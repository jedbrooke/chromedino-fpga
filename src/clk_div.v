==> flow/design.v <==
`timescale 1ns / 1ps
module clk_div(
	input wire clk,
	input wire rst,
	output reg score_clk,
	output reg dp_clk,
	output reg blink_clk,
	output reg fast_score_clk
	);
	reg [22:0] score_reg = 0; 
	reg [22:0] fast_score_reg = 0; 
	reg [19:0] dp_reg = 0;
	reg [25:0] blink_reg = 0;
	parameter score_clk_max = 5000000;  
	parameter fast_score_clk_max = 100000;  
	parameter dp_clk_max = 200000;  
	parameter blink_clk_max = 50000000;  
	always @(posedge clk) begin
		if(rst) begin
			score_reg <= 0; 
			score_clk <= 0; 
			dp_reg <= 0;
			dp_clk <= 0;
			fast_score_reg <= 0;
			fast_score_clk <= 0;
			blink_reg <= 0;
			blink_clk <= 0;
		end
		else begin
			if (score_reg == score_clk_max) begin
				score_reg <= 0;
				score_clk <= 1'b1;
			end
			else begin
				score_reg <= score_reg + 1'b1;
				if (score_clk == 1'b1) begin
					score_clk <= 1'b0;
				end
			end
			if (dp_reg == dp_clk_max) begin
				dp_reg <= 0;
				dp_clk <= 1'b1;
			end
			else begin
				dp_reg <= dp_reg + 1'b1;
				if (dp_clk == 1'b1) begin
					dp_clk <= 1'b0;
				end
			end
			if (blink_reg == blink_clk_max) begin
				blink_reg <= 0;
				blink_clk <= 1'b1;
			end
			else begin
				blink_reg <= blink_reg + 1'b1;
				if (blink_clk == 1'b1) begin
					blink_clk <= 1'b0;
				end
			end 
			if (fast_score_reg == fast_score_clk_max) begin
				fast_score_reg <= 0;
				fast_score_clk <= 1'b1;
			end
			else begin
				fast_score_reg <= fast_score_reg + 1'b1;
				if (fast_score_clk == 1'b1) begin
					fast_score_clk <= 1'b0;
				end
			end
		end  
	end  
endmodule
Step by step through the tools: clk_div
The steps from the RTL of clk_div to its reports follow in flow order.
Line numbers count from 1 in the design file above.
Operators: Yosys type, input widths -> output width; for muxes data width and select width s.
{"block": "design", "top": "clk_div", "clock": "clk", "cell_library": "sky130hd", "lib_corner": "tt_025C_1v80"}

Word-level counts
Counts by Yosys on the flattened word-level netlist (proc, flatten, opt, wreduce; memories kept). Register bits leave out memories and registers merged into their read ports (data or address); mux counts leave out enables and synchronous resets folded into registers. Print and check cells are left out. Cells with the same type and inputs are merged into one.
{"block": "classes", "n_eq": 4, "reduce_and_logical": 4, "n_mux": 4, "addsub": 4}
{"block": "op_table", "cell": "$add 23x1->23 const B", "n": 2}
{"block": "op_table", "cell": "$add 26x1->26 const B", "n": 1}
{"block": "op_table", "cell": "$eq 26x26->1 const B", "n": 1}
{"block": "op_table", "cell": "$eq 23x17->1 const B", "n": 1}
{"block": "op_table", "cell": "$eq 23x23->1 const B", "n": 1}
{"block": "op_table", "cell": "$add 20x1->20 const B", "n": 1}
{"block": "op_table", "cell": "$eq 20x18->1 const B", "n": 1}
{"block": "op_table", "cell": "$reduce_or 2->1", "n": 4}
{"block": "op_table", "cell": "$mux 1", "n": 4}
{"block": "word_totals", "word_cells": 24, "ff_bits": 96, "input_bits": 2}

Logic depth
Depth = most cells in a row (Yosys ltp): at word level without a register or memory, in the mapped netlist without a sequential cell, where the memories' decode and read muxes count.
{"block": "depth", "ltp_word": 2, "ABC_AREA": 0, "depth_mapped": 7}

Synthesis result
Source: synth_stat.txt of the flow (Yosys; design flattened, memories mapped). It holds for the ABC_AREA given above (unset counts as 0); a run with the other value may have another netlist.
The area totals of this step are shown rounded.
{"block": "synth_totals", "mapped_area_um2": 4420, "flip_flops": 96, "cells": 516, "n_buf": 23}
{"block": "by_type", "cell_type": "sky130_fd_sc_hd__dfxtp_1", "n": 96}
{"block": "by_type", "cell_type": "sky130_fd_sc_hd__xor2_1", "n": 31}
{"block": "by_type", "cell_type": "sky130_fd_sc_hd__nor2_1", "n": 64}
{"block": "by_type", "cell_type": "sky130_fd_sc_hd__nand4_1", "n": 32}
{"block": "by_type", "cell_type": "sky130_fd_sc_hd__a21oi_1", "n": 35}
{"block": "by_type", "cell_type": "sky130_fd_sc_hd__xnor2_1", "n": 18}
{"block": "by_type", "cell_type": "sky130_fd_sc_hd__nand3_1", "n": 30}
{"block": "by_type", "cell_type": "sky130_fd_sc_hd__or3_1", "n": 22}
{"block": "by_type", "cell_type": "sky130_fd_sc_hd__and4_1", "n": 13}
{"block": "by_type", "cell_type": "sky130_fd_sc_hd__o21ai_0", "n": 22}
{"block": "by_type", "cell_type": "sky130_fd_sc_hd__nand2_1", "n": 29}
{"block": "by_type", "cell_type": "sky130_fd_sc_hd__or4_1", "n": 14}
{"block": "by_type", "cell_type": "sky130_fd_sc_hd__ha_1", "n": 8}
{"block": "by_type", "cell_type": "sky130_fd_sc_hd__inv_1", "n": 21}
{"block": "by_type", "cell_type": "sky130_fd_sc_hd__o31ai_1", "n": 10}
{"block": "by_type", "cell_type": "sky130_fd_sc_hd__nor4_1", "n": 10}
{"block": "by_type", "cell_type": "sky130_fd_sc_hd__nor3_1", "n": 9}
{"block": "by_type", "cell_type": "sky130_fd_sc_hd__nor4b_1", "n": 5}
Not listed: further types 22, cells in them 47.

Path before layout
Source: OpenSTA report_checks on the synthesized netlist (no wires, ideal clock, input and output delay 20% of the period each), path of least setup slack; recovery checks are left aside. Register names are those of the netlist, which keeps one name where synthesis merged equal registers.
{"block": "synth_timing", "path_type": "flip-flop to flip-flop", "start": "register (no name shown)", "end": "register (no name shown)", "path_slack_ns": 0.071, "arrival_time_ns": 1.792, "driving_pins": 8, "required_ns": 1.863, "period_ns": 1.98, "path_buffers": 1, "launch_ns": 0.000, "path_delay_ns": 1.909, "period_less_setup_slack_ns": 1.909}
"path_delay_ns" = arrival - input delay + setup time.
"driving_pins": output pins that drive a net of the path, with the launching flip-flop's if there is one; two outputs of one cell count as two.
"period_less_setup_slack_ns" is the clock period less the worst setup slack; recovery checks do not enter. This is arithmetic on one report: input and output delays are still those of the set period (20% each).
Between the ends stands the longest chain of elaborated cells between them, by number of cells; it is not shown to be the way that was timed. Of several equally long chains one is given.
A line is the first line of the expression or statement that the cell stems from. Yosys adds cells for indexed reads and writes and turns some case tables into memories.
{"block": "synth_via", "cell_sequence": "sky130_fd_sc_hd__dfxtp_1 -> sky130_fd_sc_hd__inv_1 -> sky130_fd_sc_hd__ha_1 -> sky130_fd_sc_hd__or4b_2 -> sky130_fd_sc_hd__nor4_1 -> sky130_fd_sc_hd__a31o_2 -> sky130_fd_sc_hd__buf_2 -> sky130_fd_sc_hd__nor2_1", "elab_chain_cells": 2, "cone_cells": 3, "lines_between": 2, "cone_classes": "add/sub: 1; eq/ne: 1; reduce/logical: 1"}
{"block": "synth_lines", "item": "start, declared", "line_no": 11}
{"block": "synth_lines", "item": "start, assigned", "line_no": 24}
{"block": "synth_lines", "item": "start, assigned", "line_no": 65}
{"block": "synth_lines", "item": "$eq 23x17->1", "line_no": 60}
{"block": "synth_lines", "item": "$reduce_or 2->1"}
{"block": "synth_lines", "item": "end, assigned", "line_no": 61}
{"block": "synth_lines", "item": "end, assigned", "line_no": 65}
{"block": "synth_lines", "item": "end, declared", "line_no": 11}

Worst path after layout
Path of least setup slack in the final report of job 1 (OpenROAD, finished layout, wires in). Where an end is a register, its clock arrival counts in the times.
{"block": "layout_timing", "path_type": "flip-flop to flip-flop", "start": "register blink_reg[3]", "end": "register blink_reg[25]", "path_buffers": 0, "launch_ns": 0.35, "period_ns": 2.8, "arrival_time_ns": 2.34, "required_ns": 3.08, "path_slack_ns": 0.75, "driving_pins": 5}
Between the ends stands the longest chain of elaborated cells between them, by number of cells; it is not shown to be the way that was timed. Of several equally long chains one is given.
A register here has more assigning lines than the two given.
{"block": "layout_via", "cell_sequence": "sky130_fd_sc_hd__dfxtp_1 -> sky130_fd_sc_hd__nand4_1 -> sky130_fd_sc_hd__or4b_4 -> sky130_fd_sc_hd__or4_1 -> sky130_fd_sc_hd__a21oi_1", "elab_chain_cells": 2, "cone_cells": 3, "lines_between": 2, "cone_classes": "add/sub: 1; eq/ne: 1; reduce/logical: 1"}
{"block": "layout_lines", "item": "start, declared", "line_no": 13, "text": "reg [25:0] blink_reg = 0;"}
{"block": "layout_lines", "item": "start, assigned", "line_no": 26, "text": "blink_reg <= 0;"}
{"block": "layout_lines", "item": "start, assigned", "line_no": 55, "text": "blink_reg <= blink_reg + 1'b1;"}
{"block": "layout_lines", "item": "$eq 26x26->1", "line_no": 50, "text": "if (blink_reg == blink_clk_max) begin"}
{"block": "layout_lines", "item": "$reduce_or 2->1"}
{"block": "layout_lines", "item": "end, assigned", "line_no": 51, "text": "blink_reg <= 0;"}
{"block": "layout_lines", "item": "end, assigned", "line_no": 55}
{"block": "layout_lines", "item": "end, declared", "line_no": 13}

Lab notebook: clk_div

Measured results for clk_div: 2 stored runs of the Yosys and OpenROAD flow on sky130hd. The settings differ; the order carries no meaning. The constraints put input and output delay at 20% of the set period each and load the outputs with 0.01 pF.
"achieved_clock_period_ns" = clock period - worst setup slack. The figure is calculated, with input and output delays left at 20% of the set period.
By "worstPathTime_ns" is meant the share of the clock period that the worst setup path is allowed (20% is reserved at inputs, 20% at outputs), minus its slack. Clock arrival times at its registers enter into it.
By "totalPower_mw" is meant OpenSTA's value without simulated activity: inputs other than the clock are taken to toggle once in ten clock periods, and the tool carries that through the logic.
Results are given in rounded form.

{"run": "job 1", "settings": { "period_ns": 2.8, "CORE_UTILIZATION": 18, "SETUP_SLACK_MARGIN": 0.66, "CELL_PAD_IN_SITES_GLOBAL_PLACEMENT": 3, "CELL_PAD_IN_SITES_DETAIL_PLACEMENT": 0, "CTS_CLUSTER_SIZE": 86, "MAX_ROUTING_LAYER": "met4", "CAP_MARGIN": 20, "CORE_MARGIN": 2, "SLEW_MARGIN": 20 }, "results": { "stdcell_area_um2": 5250, "post_synth_area_um2": 4420, "tns_setup_ns": 0.000, "final_die_area_um2": 25800, "timing.setup.ws_ns": 0.745, "achieved_clock_period_ns": 2.055, "finalUtil_frac": 0.217, "ws_hold_ns": 0.455, "worstPathTime_ns": 2.05, "critical_path_type": "flip-flop to flip-flop", "totalPower_mw": 2.81 }}
{"run": "job 2", "settings": { "period_ns": 1.66, "CORE_UTILIZATION": 38, "SETUP_SLACK_MARGIN": 0.15, "PLACE_DENSITY_LB_ADDON": 0.27, "CORE_MARGIN": 4, "CELL_PAD_IN_SITES_GLOBAL_PLACEMENT": 0, "CELL_PAD_IN_SITES_DETAIL_PLACEMENT": 1, "ABC_AREA": 1, "GPL_ROUTABILITY_DRIVEN": 1, "CTS_CLUSTER_SIZE": 57, "CAP_MARGIN": 25, "MAX_ROUTING_LAYER": "met4", "SLEW_MARGIN": 20 }, "results": { "worstPathTime_ns": 1.41, "critical_path_type": "flip-flop to flip-flop", "achieved_clock_period_ns": 1.405, "final_die_area_um2": 15300, "tns_setup_ns": 0.000, "totalPower_mw": 4.68, "timing.setup.ws_ns": 0.255, "finalUtil_frac": 0.444, "stdcell_area_um2": 5860, "ws_hold_ns": 0.417, "post_synth_area_um2": 5100 }}
