==> flow/design.v <==
`timescale 1ns / 1ps
module counter_4bit(
	 input i_clk,
	 input i_rst,
	 input [3:0] i_max,
	 input i_inc,
	 output reg [3:0] o_val,
	 output reg o_carry
	);
	reg carry_last; 
	always @(posedge i_clk)
	begin
		if(i_rst) begin
			o_val[3:0] <= 4'b0000;
			o_carry <= 1'b0; 
			carry_last <= 1'b0;
		end
		else begin
			if (carry_last == 1'b1) begin
				o_carry <= 1'b0;
				carry_last <= 1'b0;
			end
			if (i_inc) begin  
				if(o_val < i_max) begin  
					o_val <= o_val + 1'b1;	
				end
				else begin  
					o_carry <= 1'b1;
					carry_last <= 1'b1;
					o_val <= 4'b0;
				end
			end
		end  
	end  
endmodule
`timescale 1ns / 1ps
module gamestate #(
		stDead = 0,
		stGrace = 1,
		stPlay = 2,
		grace_period = 150000000  
	)
	(
   input wire clk,
	input wire rst,
	input wire i_collided,
	input wire score_clk,
	input wire fast_score_clk,
	input wire i_sss2,
	output [15:0] o_nums,
	output reg [1:0] o_state
    );
	reg [27:0] grace_counter;
	wire used_score_clk;
	assign used_score_clk = i_sss2 ? fast_score_clk : score_clk;
	always @(posedge clk) begin
		if (rst) begin 
			o_state <= stGrace;
			grace_counter <= 14'b0;
		end else
			case (o_state)
				stGrace:  
					begin
						if (grace_counter == grace_period)
						begin
							grace_counter <= 28'b0;
							o_state <= stPlay;
						end
						else begin
							grace_counter <= grace_counter + 1'b1;
						end
					end
				stPlay:  
					begin
						if (i_collided)
							o_state <= stDead;
					end
				endcase
	end  
	score_handling #(.play(stPlay)) score (
		.clk(clk),
		.score_clk(used_score_clk),
		.rst(rst),
		.state(o_state),
		.nums(o_nums)
	);
endmodule
`timescale 1ns / 1ps
module score_handling #(
		play = 2
	)
	(
	input wire clk,
	input wire score_clk,
	input wire rst,
	input wire [1:0] state,
	output wire [15:0] nums
	);
	wire [3:0] num_arr[0:3];  
	reg en[0:3];  
	wire [3:0] carry;  
	always @* begin 
		en[3] <= (carry[2] && (state == play));
		en[2] <= (carry[1] && (state == play));
		en[1] <= (carry[0] && (state == play));
		en[0] <= (score_clk && (state == play));
	end
	parameter digit3_max = 4'b1001;
	parameter digit2_max = 4'b1001; 
	parameter digit1_max = 4'b1001; 
	parameter digit0_max = 4'b1001; 
	assign nums = {num_arr[3],num_arr[2],num_arr[1],num_arr[0]};
	counter_4bit digit3 (
		.i_clk(clk), .i_rst(rst), .i_max(digit3_max), .i_inc(en[3]), .o_val(num_arr[3]), .o_carry(carry[3])
	);
	counter_4bit digit2(
		.i_clk(clk), .i_rst(rst), .i_max(digit2_max), .i_inc(en[2]), .o_val(num_arr[2]), .o_carry(carry[2])
	);
	counter_4bit digit1(
		.i_clk(clk), .i_rst(rst), .i_max(digit1_max), .i_inc(en[1]), .o_val(num_arr[1]), .o_carry(carry[1])
	);
	counter_4bit digit0(
		.i_clk(clk), .i_rst(rst), .i_max(digit0_max), .i_inc(en[0]), .o_val(num_arr[0]), .o_carry(carry[0])
	);
endmodule
From RTL to reports: gamestate --
Tool output for the design above, in the order of the flow. Lines are those of the file above, counted from 1. Operators: Yosys type, input widths -> output width; for muxes data width and select width s. Cell names lack the library's common part. Not given: --
Inputs: top module gamestate, clock port clk, library sky130hd, corner tt_025C_1v80

Word level --
Counts by Yosys on the flattened word-level netlist (proc, flatten, opt, wreduce). Print and check cells are left out. Cells with the same type and inputs are merged into one.
Word-level totals: memory cells 0, memory bits (writable) 0, word width x clocked read ports 0, bits in latches 0, bits in read-only memories 0, register bits after elaboration 52, output and inout bits 18, bits of input ports 6
Cells by class: reduce/logical cells 9, muxes and demuxes 21, bitwise logic cells 3, equality and inequality tests 5, magnitude comparators 4, divide/modulo/power cells 0, shift operators 0, $mul 0, $add $sub $neg 5
Operator list (count):
- $add 28x1->28 const B | 1
- $eq 28x28->1 const B | 1
- $mux 28 | 1
- $add 4x1->4 const B | 4
- $lt 4x4->1 const B | 4
- $mux 4 | 4
- $mux 1 | 13
- $reduce_or 2->1 | 3
- $logic_and 1x1->1 | 4
- $ne 2x2->1 const B | 2
- $pmux 2 s2 | 1
- $mux 2 | 2
- $not 1->1 | 3
- $reduce_and 3->1 | 1
- $eq 2x1->1 const B | 1
- $eq 2x2->1 const B | 1
- $reduce_bool 2->1 | 1

Depth --
Longest topological path by Yosys (ltp), each cell counted once; first at word level (registers and memories cut), then after technology mapping (sequential cells cut; the memories' decode and read muxes count).
Logic depth: word-level depth 4, ABC_AREA 1, mapped depth 9, gate-level depth less buffers 9

Netlist --
Yosys stat after the flow's synthesis: flattened, memories mapped to cells. It holds for the ABC_AREA given above (unset counts as 0); a run with the other value may have another netlist.
Cell types (count):
- dfxtp_1 | 52
- nand2_1 | 79
- nor2_1 | 79
- inv_1 | 44
- ha_1 | 10
- nand3_1 | 25
- xor2_1 | 11
- nor2_4 | 7
- nand4_1 | 10
- a21oi_1 | 10
- nor3b_1 | 6
- xnor2_1 | 5
- o21ai_0 | 8
- nor2_2 | 6
- nor3_1 | 7
- nand2_2 | 4
- a211oi_1 | 3
- nand4_4 | 1
Not listed: further types 10, cells in them 18.
Mapped netlist: mapped area 2722.6 um2, mapped flip-flops 52, cell count 385

Worst setup path after synthesis --
OpenSTA on the mapped netlist: ideal clock, no wires. The path of least setup slack (recovery checks aside). Input and output delay are each 20% of the period. Register names are those of the netlist, which keeps one name where synthesis merged equal registers.
Path after synthesis: kind register to register, from register grace_counter[1], to register grace_counter[14], setup slack 1.068 ns, stages 9, clock period 2.39 ns, library setup time 0.115 ns, arrival 1.207 ns, time at the first pin 0.000 ns, buffers on the path 0, path delay 1.322 ns, synthesis period reached 1.322 ns
"path delay" = arrival - input delay + setup time. "stages": output pins that drive a net of the path, with the launching flip-flop's if there is one; two outputs of one cell count as two. "synthesis period reached" = period - worst setup slack (recovery checks aside). The figure is calculated, with input and output delays left at 20% of the set period. Between the ends stands the longest chain of elaborated cells between them, by number of cells; it is not shown to be the way that was timed. Of several equally long chains one is given. Each line given opens the expression or statement behind the cell; cells for indexed reads and writes are added by Yosys, which also makes memories of some case tables. At most two assigning lines are given for a register; there are more.
On the way, after synthesis: path through dfxtp_1 ha_1 nand3_2 nor2_2 nand2_2 nor2_4 nand2_1 xor2_1 nor2_2, cells in the longest elaborated chain 2, elaborated cells between the ends (all ways) 3, RTL lines with such cells 2
RTL lines, path after synthesis:
- from (decl) | line 53 | reg [27:0] grace_counter;
- from (assign) | line 59 | grace_counter <= 14'b0;
- from (assign) | line 70 | grace_counter <= grace_counter + 1'b1;
- $add 28x1->28 | line 70
- $mux 28 | line 64 | if (grace_counter == grace_period)
- to (assign) | line 66 | grace_counter <= 28'b0;
- to (assign) | line 70
- to (decl) | line 53

Timing after layout --
From the final timing report of job 2: the path of least setup slack in the routed layout; clock arrival at registers is part of the times.
Path post-layout: kind register to output, from register (no name shown), to output o_nums[0], buffers on the path 1, stages 2, arrival 1.28 ns, setup slack 1.10 ns, time at the first pin 0.29 ns, external output delay 0.60 ns, clock period 2.98 ns
On the way, post-layout: path through dfxtp_1 clkdlybuf4s50_1, cells in the longest elaborated chain 0, elaborated cells between the ends (all ways) 0, RTL lines with such cells 0
RTL lines, path post-layout:
- from (decl) | line 7 | output reg [3:0] o_val,
- from (assign) | line 14 | o_val[3:0] <= 4'b0000;
- from (assign) | line 25 | o_val <= o_val + 1'b1;
- to (decl) | line 50 | output [15:0] o_nums,

Below are 2 stored runs of the flow (Yosys, OpenROAD; platform sky130hd) on gamestate, each with its settings and what was measured, unordered. Constraints: input delay and output delay 20% of the set period each, output load 0.01 pF.
"achieved clock period" is the run's clock period less its worst setup slack. It is reckoned from that one timing run; input and output delays stay at 20% of the period that was set.

* Job 1 | settings: period_ns 1.46; CORE_UTILIZATION 69; SETUP_SLACK_MARGIN 0.29; PLACE_DENSITY 0.72; CELL_PAD_IN_SITES_DETAIL_PLACEMENT 0; TNS_END_PERCENT 65; GPL_TIMING_DRIVEN 0; GPL_ROUTABILITY_DRIVEN 0; CTS_CLUSTER_SIZE 35; CTS_CLUSTER_DIAMETER 344; MIN_ROUTING_LAYER met1; CAP_MARGIN 20; CORE_MARGIN 2; SLEW_MARGIN 20 | unfinished; error DPL-0038 in routing
* Job 2 | settings: period_ns 2.98; CORE_UTILIZATION 22; SETUP_SLACK_MARGIN 0.21; PLACE_DENSITY_LB_ADDON 0.29; ABC_AREA 1; GPL_TIMING_DRIVEN 0; GPL_ROUTABILITY_DRIVEN 0; CTS_CLUSTER_SIZE 23; CTS_CLUSTER_DIAMETER 381; CAP_MARGIN 20; CORE_MARGIN 2; SLEW_MARGIN 20 | results: overall die area 13281.4 um2; worst slack on setup checks 1.100 ns; mapped cell area after synthesis 2722.6 um2; achieved clock period 1.880 ns; final setup TNS 0.000 ns; worst hold slack after layout 0.428 ns; standard-cell area after layout 3314.4 um2; utilization in the final report 0.275
