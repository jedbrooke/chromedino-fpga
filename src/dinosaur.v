==> flow/design.v <==
`default_nettype none
module dinosaur #(
		DINO_X = 80,
		DINO_HEIGHT = 30,
		DINO_DUCK_HEIGHT = 20,
		DINO_WIDTH = 20,
		DINO_REG_JUMP_STRENGTH = 16'd17,
		DINO_ULTRA_JUMP_STRENGTH = 16'd23,
		DINO_GRAVITY = 1,  
		DINO_FASTFALL = 1,
		FLOOR_HEIGHT = 400
	)
	(
	    input wire i_clk,          
	    input wire i_ani_stb,      
	    input wire i_rst,          
	    input wire i_animate,      
	    input wire i_jump,         
	    input wire i_duck,         
		input wire i_sss,		   
	    output wire [11:0] o_x1,   
	    output wire [11:0] o_x2,   
	    output wire [11:0] o_y1,   
	    output wire [11:0] o_y2    
    );
    reg [11:0] x = DINO_X;    
    reg signed [11:0] y = FLOOR_HEIGHT - DINO_HEIGHT;    
    reg [7:0] current_height;
    reg signed [15:0] y_vel;   
    reg is_jumping;
	wire [3:0] dino_fastfall;
	wire [15:0] dino_jump_strength;
    assign o_x1 = x - DINO_WIDTH;   
    assign o_x2 = x + DINO_WIDTH;   
    assign o_y1 = y - current_height;   
    assign o_y2 = y + current_height;   
	assign dino_fastfall = i_duck ? DINO_FASTFALL : 4'b0;
	assign dino_jump_strength = i_sss ? DINO_ULTRA_JUMP_STRENGTH : DINO_REG_JUMP_STRENGTH;
    always @ (posedge i_clk) begin
        if (i_rst) begin  
            x <= DINO_X;
            y <= FLOOR_HEIGHT - DINO_HEIGHT;  
            y_vel <= 0; 
			is_jumping <= 0;
        end  
        else if (i_animate && i_ani_stb) begin
			if(is_jumping) begin
				y_vel <= y_vel + DINO_GRAVITY + dino_fastfall;
				y <= y + y_vel;
				if (i_duck) begin
					current_height <= DINO_DUCK_HEIGHT;
				end  
				else begin
					current_height <= DINO_HEIGHT;
				end	 
				if(y >= FLOOR_HEIGHT - current_height) begin
					y <= FLOOR_HEIGHT - current_height;
					y_vel <= 0;
					is_jumping <= 1'b0;
				end  
			end  
			else if(i_jump) begin
				is_jumping <= 1'b1;
				y_vel <= -dino_jump_strength;
				y <= y - dino_jump_strength;
			end  
			else if(i_duck) begin
				 current_height <= DINO_DUCK_HEIGHT; 
				 if (y != FLOOR_HEIGHT - DINO_DUCK_HEIGHT)
					y <= FLOOR_HEIGHT - DINO_DUCK_HEIGHT;
			end  
			else begin
				current_height <= DINO_HEIGHT;
				if (y >= FLOOR_HEIGHT - DINO_HEIGHT)
					y <= FLOOR_HEIGHT - DINO_HEIGHT;
			end  
		end  
    end  
endmodule
# From RTL to reports: dinosaur

The steps from the RTL of dinosaur to its reports follow in flow order.
Lines are those of the file above, counted from 1.
Operators carry their Yosys type and port widths (W data, S select, Z words).
Library cell names are shortened.
Not given: -

Design top: dinosaur
Clock port: i_clk
Standard-cell library: sky130hd
Library corner: tt_025C_1v80

# Elaborated design

Source: Yosys, flattened and elaborated, memories not mapped. Widths are those after wreduce. Registers that Yosys merges into a memory's read port (data or address) are not register bits. Print and check cells do not count. Equal cells are merged and count once.

Bits in registers: 37
Input port bits: 7
Elaborated cells: 41

Muxes and demuxes: 17
Bitwise operators: 1
Reduce/logical cells: 6
Add/subtract/negate cells: 8
Order comparisons: 2
Eq/ne operators: 3

Operators by type and width:

| kind                    | count |
| $mux W12                | 6 |
| $mux W16                | 3 |
| $ge A12 B32 Y1          | 1 |
| $add A16 B1 Y16         | 1 |
| $add A16 B1 Y16 const B | 1 |
| $neg A5 Y16             | 1 |
| $mux W8                 | 2 |
| $ge A12 B10 Y1 const B  | 1 |
| $ne A12 B10 Y1 const B  | 1 |
| $add A12 B12 Y12        | 1 |
| $sub A12 B5 Y12         | 1 |
| $add A12 B8 Y12         | 1 |
| $sub A12 B8 Y12         | 1 |
| $sub A9 B8 Y10 const A  | 1 |
| $reduce_and A3 Y1       | 2 |
| $ne A4 B2 Y1 const B    | 1 |
| $reduce_bool A4 Y1      | 1 |
| $mux W4                 | 1 |
| $mux W1                 | 4 |
| $mux W3                 | 1 |
| $ne A2 B1 Y1 const B    | 1 |
| $reduce_and A2 Y1       | 1 |
| $reduce_bool A2 Y1      | 1 |
| $logic_and A1 B1 Y1     | 1 |
| $not A1 Y1              | 1 |

# Logic depth

Depth = most cells in a row (Yosys ltp): at word level without a register or memory, in the mapped netlist without a sequential cell, where the memories' decode and read muxes count.

Word-level depth: 5
ABC_AREA: 0
Mapped depth: 9
Gate-level depth less buffers: 9

# After synthesis

Yosys stat after the flow's synthesis: flattened, memories mapped to cells. It holds for the ABC_AREA given above (unset counts as 0); a run with the other value may have another netlist.
Totals and module areas in this step are rounded.

Cell count: 391
Sequential area: 530 um2
Flip-flops: 26
Chip area (Yosys): 2900 um2
Buffer cells: 49

Cells by type:

| cell type | count | area in all (um2) |
| dfxtp_1   | 25    | 500.48 |
| ha_1      | 22    | 275.264 |
| buf_4     | 29    | 217.709 |
| a21oi_1   | 35    | 175.168 |
| nor2_1    | 38    | 142.637 |
| xnor2_1   | 16    | 140.134 |
| nand2_1   | 31    | 116.362 |
| xor2_1    | 12    | 105.101 |
| nor3_1    | 17    | 85.082 |
| o21ai_0   | 17    | 85.082 |
| inv_1     | 20    | 75.072 |
| clkbuf_1  | 12    | 45.043 |
| nand2b_1  | 7     | 43.792 |
| nor2b_1   | 7     | 43.792 |
| fa_1      | 2     | 40.038 |
| mux2i_1   | 4     | 40.038 |
| nand3_1   | 8     | 40.038 |
| a211oi_1  | 5     | 37.536 |

Other cell types: 47; their cells: 84.

# Worst setup path after synthesis

OpenSTA on the mapped netlist: ideal clock, no wires. The path of least setup slack (recovery checks aside). Input and output delay are each 20% of the period. Register names are those of the netlist, which keeps one name where synthesis merged equal registers.

Path type: register to output
Start point: register current_height[1]
End point: output o_y1[10]
Buffers on the path: 1
Stages: 9
Data required time: 2.768 ns
Path delay: 1.832 ns
Arrival time: 1.832 ns
Path slack: 0.936 ns
Clock period: 3.46 ns
Period reached after synthesis: 2.524 ns

"path delay" = arrival - input delay + setup time.
A path that ends at an output port has no setup time.
"stages": output pins that drive a net of the path, with the launching flip-flop's if there is one; two outputs of one cell count as two.
"period reached after synthesis" = period - worst setup slack (recovery checks aside). The figure is calculated, with input and output delays left at 20% of the set period.
The rows between start and end are the longest chain of elaborated cells between them; the timing report does not say that the signal goes this way. Where chains are equally long, one stands for them.
A line is the first line of the expression or statement that the cell stems from. Yosys adds cells for indexed reads and writes and turns some case tables into memories.
At most two assigning lines are given for a register; there are more.

Cell sequence: edfxtp_1 inv_1 ha_1 clkbuf_1 and3_1 o21ai_0 nor2b_1 nand2_1 xnor2_1
Cells in the longest elaborated chain: 1
Elaborated cells between the ends (all ways): 1
Classes of those cells: add/sub: 1

Ends and longest elaborated chain, post-synthesis:

| what               | line | RTL |
| start: declaration | 28   | `reg [7:0] current_height;` |
| start: assignment  | 51   | `current_height <= DINO_DUCK_HEIGHT;` |
| start: assignment  | 54   | `current_height <= DINO_HEIGHT;` |
| $sub A12 B8 Y12    | 35   | `assign o_y1 = y - current_height;` |
| end: declaration   | 23   | `output wire [11:0] o_y1,` |

# Path in the finished layout

Path of least setup slack in the final report of entry A (OpenROAD, finished layout, wires in). Where an end is a register, its clock arrival counts in the times.

Path type: register to output
Start point: register current_height[1]
End point: output o_y1[10]
Data required time: 3.60 ns
Arrival time: 2.79 ns
Clock period: 4.5 ns
Buffers on the path: 1
Stages: 9
Path slack: 0.81 ns

The rows between start and end are the longest chain of elaborated cells between them; the timing report does not say that the signal goes this way. Where chains are equally long, one stands for them.
At most two assigning lines are given for a register; there are more.

Cell sequence: edfxtp_1 inv_1 ha_1 and3_1 o21ai_0 nor2b_1 nand2_1 xnor2_1 clkdlybuf4s50_1
Cells in the longest elaborated chain: 1
Elaborated cells between the ends (all ways): 1
Classes of those cells: add/sub: 1

Ends and longest elaborated chain, after layout:

| what               | line | RTL |
| start: declaration | 28   | `reg [7:0] current_height;` |
| start: assignment  | 51   | `current_height <= DINO_DUCK_HEIGHT;` |
| start: assignment  | 54   | `current_height <= DINO_HEIGHT;` |
| $sub A12 B8 Y12    | 35   | `assign o_y1 = y - current_height;` |
| end: declaration   | 23   | `output wire [11:0] o_y1,` |

Ticket comment

dinosaur through Yosys and OpenROAD on sky130hd: 2 stored runs, unordered, with their settings and measured results. The constraints put input and output delay at 20% of the set period each and load the outputs with 0.01 pF.
By "clock period reached" is meant the clock period of the run minus its worst setup slack. This is arithmetic on one report: input and output delays are still those of the set period (20% each).
"critical path time": the worst setup path's part of the clock period (all of it between registers, 20% less for each end at a port) less its slack. A launch clock that arrives late makes it longer, a capture clock that arrives late makes it shorter.
By "total design power" is meant OpenSTA's value without simulated activity: inputs other than the clock are taken to toggle once in ten clock periods, and the tool carries that through the logic.
Results are given in rounded form.
A setting shown as . is not set for that run.
Results: . = not shown.

| item                                  | entry A            | entry B |
| period_ns                             | 4.5                | 4.72    |
| CAP_MARGIN                            | 20                 | 20      |
| CORE_MARGIN                           | 2                  | 2       |
| CORE_UTILIZATION                      | 40                 | 56      |
| SLEW_MARGIN                           | 20                 | 35      |
| SETUP_SLACK_MARGIN                    | .                  | 1.06    |
| HOLD_SLACK_MARGIN                     | .                  | -0.02   |
| CELL_PAD_IN_SITES_GLOBAL_PLACEMENT    | .                  | 3       |
| GPL_TIMING_DRIVEN                     | .                  | 0       |
| GPL_ROUTABILITY_DRIVEN                | .                  | 1       |
| CTS_CLUSTER_SIZE                      | .                  | 32      |
| CTS_CLUSTER_DIAMETER                  | .                  | 355     |
| MIN_ROUTING_LAYER                     | .                  | met2    |
| MAX_ROUTING_LAYER                     | .                  | met4    |
| chip area in the Yosys report (um2)   | 2900               | .       |
| critical path time (ns)               | 2.79               | .       |
| critical path kind                    | register to output | .       |
| utilization in the final report       | 0.44               | .       |
| full die area (um2)                   | 8000               | .       |
| post-route setup TNS (ns)             | 0.000              | .       |
| post-route worst hold slack (ns)      | 0.54               | .       |
| total design power (uW)               | 670                | .       |
| worst setup slack after layout (ns)   | 0.81               | .       |
| clock period reached (ns)             | 3.693              | .       |
| standard-cell area after layout (um2) | 3200               | .       |

Entry B: stopped before the end: placement reported GPL-0301
